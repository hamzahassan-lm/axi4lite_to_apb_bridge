==> flow/design.v <==
package axi_lite_pkg;
	localparam ADDR_WIDTH = 32;
	localparam DATA_WIDTH = 32;
	localparam STRB_WIDTH = DATA_WIDTH / 8;
	localparam RESP_OKAY   = 2'b00;
	localparam RESP_EXOKAY = 2'b01;
	localparam RESP_SLVERR = 2'b10;
	localparam RESP_DECERR = 2'b11;
	typedef logic [ADDR_WIDTH - 1 : 0] addr_t;
	typedef logic [DATA_WIDTH - 1 : 0] data_t;
	typedef logic [STRB_WIDTH - 1 : 0] strb_t;
	typedef logic [1 : 0] resp_t;
	typedef struct packed {
		addr_t addr;
		logic valid;
		logic ready;
	} ar_chan_t;
	typedef struct packed {
		data_t data;
		resp_t resp;
		logic valid;
		logic ready;
	} r_chan_t;
	typedef struct packed {
		addr_t addr;
		logic valid;
		logic ready;
	} aw_chan_t;
	typedef struct packed {
		data_t data;
		strb_t strb;
		logic valid;
		logic ready;
	} w_chan_t;
	typedef struct packed {
		resp_t resp;
		logic valid;
		logic ready;
	} b_chan_t;
	typedef struct packed {
		ar_chan_t ar;
		r_chan_t r;
		aw_chan_t aw;
		w_chan_t w;
		b_chan_t b;
	} axi_lite_bus_t;
endpackage
`timescale 1ns/1ps
module APB_Slave
#(parameter [31:0] Start_Addr = 32'd0 ,
  parameter [31:0] End_Addr   = 32'd64 )
(
  input                         PCLK,
  input                         PRESETn,
  input        [32-1:0] PADDR,
  input                         PWRITE,
  input                         PSEL,
  input        [32-1:0] PWDATA,
  output reg   [32-1:0] PRDATA,
  output reg                    PREADY,
  output wire                   SLVERR
);
reg [32-1:0] RAM [0:63];
wire[32-1:0] mod_addr;
reg [1:0] State;
always @(negedge PRESETn or negedge PCLK) begin
  if (PRESETn == 0) begin
    State <= 2'b00;
    PRDATA <= 0;
    PREADY <= 0;
    end
  else begin
    case (State)
      2'b00 : begin
        PRDATA <= 0;
        if (PSEL) begin
          if (PWRITE) begin
            State <= 2'b01;
          end
          else begin
            State <= 2'b10;
          end
        end
      end
      2'b01 : begin
        if (PSEL && PWRITE) begin
          RAM[mod_addr]  <= PWDATA;
          PREADY <=1;          
        end
          State <= 2'b00;
      end
      2'b10 : begin
        if (PSEL && !PWRITE) begin
          PREADY <= 1;
          PRDATA <= RAM[mod_addr];
        end
        State <= 2'b00;
      end
      default: begin
        State <= 2'b00;
      end
    endcase
  end
end 
assign mod_addr = PADDR - Start_Addr;
assign SLVERR = 1'b0;
endmodule
Reports on APB_Slave
Tool output for the design above, in the order of the flow.
Lines are those of the file above, counted from 1.
Library cell names are shortened.
{"block": "inputs", "top": "APB_Slave", "clk_port": "PCLK", "cell_library": "sky130hd", "lib_corner": "tt_025C_1v80"}

Word level
Counts by Yosys on the flattened word-level netlist (proc, flatten, opt, wreduce). Print and check cells are left out. Cells with the same type and inputs are merged into one.
{"block": "bits", "ff_bits": 2083, "inputBits": 68, "out_inout_bits": 34, "word_cells": 217}
{"block": "classes", "equal": 68, "mux": 9, "reduce_and_logical": 73}
{"block": "op_table", "cell": "parallel mux 32 bit (select 64 bit)", "count": 1}
{"block": "op_table", "cell": "AND reduction 4 bit", "count": 64}
{"block": "op_table", "cell": "equality test 6 bit with constant B", "count": 32}
{"block": "op_table", "cell": "equality test 6 x 5 -> 1 bit with constant B", "count": 16}
{"block": "op_table", "cell": "parallel mux 32 bit (select 2 bit)", "count": 1}
{"block": "op_table", "cell": "equality test 6 x 4 -> 1 bit with constant B", "count": 8}
{"block": "op_table", "cell": "two-way mux 32 bit", "count": 1}
{"block": "op_table", "cell": "equality test 6 x 3 -> 1 bit with constant B", "count": 4}
{"block": "op_table", "cell": "equality test 6 x 2 -> 1 bit with constant B", "count": 2}
{"block": "op_table", "cell": "inequality test 2 bit with constant B", "count": 3}
{"block": "op_table", "cell": "equality test 6 x 1 -> 1 bit with constant B", "count": 1}
{"block": "op_table", "cell": "logical NOT 6 bit", "count": 1}
{"block": "op_table", "cell": "two-way mux 2 bit", "count": 3}
{"block": "op_table", "cell": "nonzero test 2 bit", "count": 2}
{"block": "op_table", "cell": "AND reduction 3 bit", "count": 1}
{"block": "op_table", "cell": "logical AND 1 bit", "count": 2}
{"block": "op_table", "cell": "equality test 2 x 1 -> 1 bit with constant B", "count": 1}
{"block": "op_table", "cell": "equality test 2 bit with constant B", "count": 1}
{"block": "op_table", "cell": "logical NOT 2 bit", "count": 1}
{"block": "op_table", "cell": "AND reduction 2 bit", "count": 1}
{"block": "op_table", "cell": "parallel mux 1 bit (select 2 bit)", "count": 1}
{"block": "op_table", "cell": "two-way mux 1 bit", "count": 2}
{"block": "op_table", "cell": "logical NOT 1 bit", "count": 1}

Logic depth
Yosys ltp: most cells in a row. Word level: on the elaborated netlist, between registers, memories and ports. Mapped: between sequential cells and ports; inverters and the memories' decode and read muxes count.
{"block": "depth", "word_depth": 4, "ABC_AREA": 0, "mapped_depth": 11}

Mapped cells and area
Yosys stat after the flow's synthesis: flattened, memories mapped to cells. It holds for the ABC_AREA given above (unset counts as 0); a run with the other value may have another netlist.
The area totals of this step are shown rounded.
{"block": "types", "type": "edfxtp_1", "count": 2048}
{"block": "types", "type": "a22oi_1", "count": 680}
{"block": "types", "type": "and3_1", "count": 227}
{"block": "types", "type": "dfrtn_1", "count": 35}
{"block": "types", "type": "nand4_1", "count": 135}
{"block": "types", "type": "clkbuf_1", "count": 177}
{"block": "types", "type": "a2111oi_0", "count": 75}
{"block": "types", "type": "nand3_1", "count": 131}
{"block": "types", "type": "nand2_1", "count": 160}
{"block": "types", "type": "a22o_1", "count": 56}
{"block": "types", "type": "nor2_1", "count": 114}
{"block": "types", "type": "buf_2", "count": 65}
{"block": "types", "type": "nor4_1", "count": 47}
{"block": "types", "type": "a222oi_1", "count": 20}
{"block": "types", "type": "a21oi_1", "count": 37}
{"block": "types", "type": "o21ai_0", "count": 36}
{"block": "types", "type": "nor3_1", "count": 32}
{"block": "types", "type": "a221oi_1", "count": 17}
Other cell types: 48; their cells: 213.
{"block": "mapped", "mapped_cells": 4305, "area_um2": 76500, "seqArea_um2": 62400, "flip_flops": 2084}

--- measured runs ---
Record of 2 stored runs of the RTL-to-layout flow on APB_Slave, platform sky130hd. The runs are unordered. Constraints: input delay and output delay 20% of the set period each, output load 0.01 pF.
Results are given in rounded form.

{"run": "run 1", "settings": { "period_ns": 13.7, "CORE_UTILIZATION": 61, "CAP_MARGIN": 20, "CORE_MARGIN": 2, "SLEW_MARGIN": 20 }, "results": { "synthesis_area_um2": 76500, "final_die_area_um2": 128000, "final_util_frac": 0.783, "ws_setup_ns": 1.04, "hold_worst_slack_ns": 0.418 }}
{"run": "run 2", "settings": { "period_ns": 18.2, "CORE_UTILIZATION": 60, "SETUP_SLACK_MARGIN": 4.36, "PLACE_DENSITY_LB_ADDON": 0.04, "CORE_MARGIN": 7, "TNS_END_PERCENT": 40, "GPL_ROUTABILITY_DRIVEN": 0, "CTS_CLUSTER_SIZE": 27, "CTS_CLUSTER_DIAMETER": 293, "SLEW_MARGIN": 35, "CAP_MARGIN": 20 }, "outcome": "stopped before the end: routing reported ODB-0269"}
--- end ---
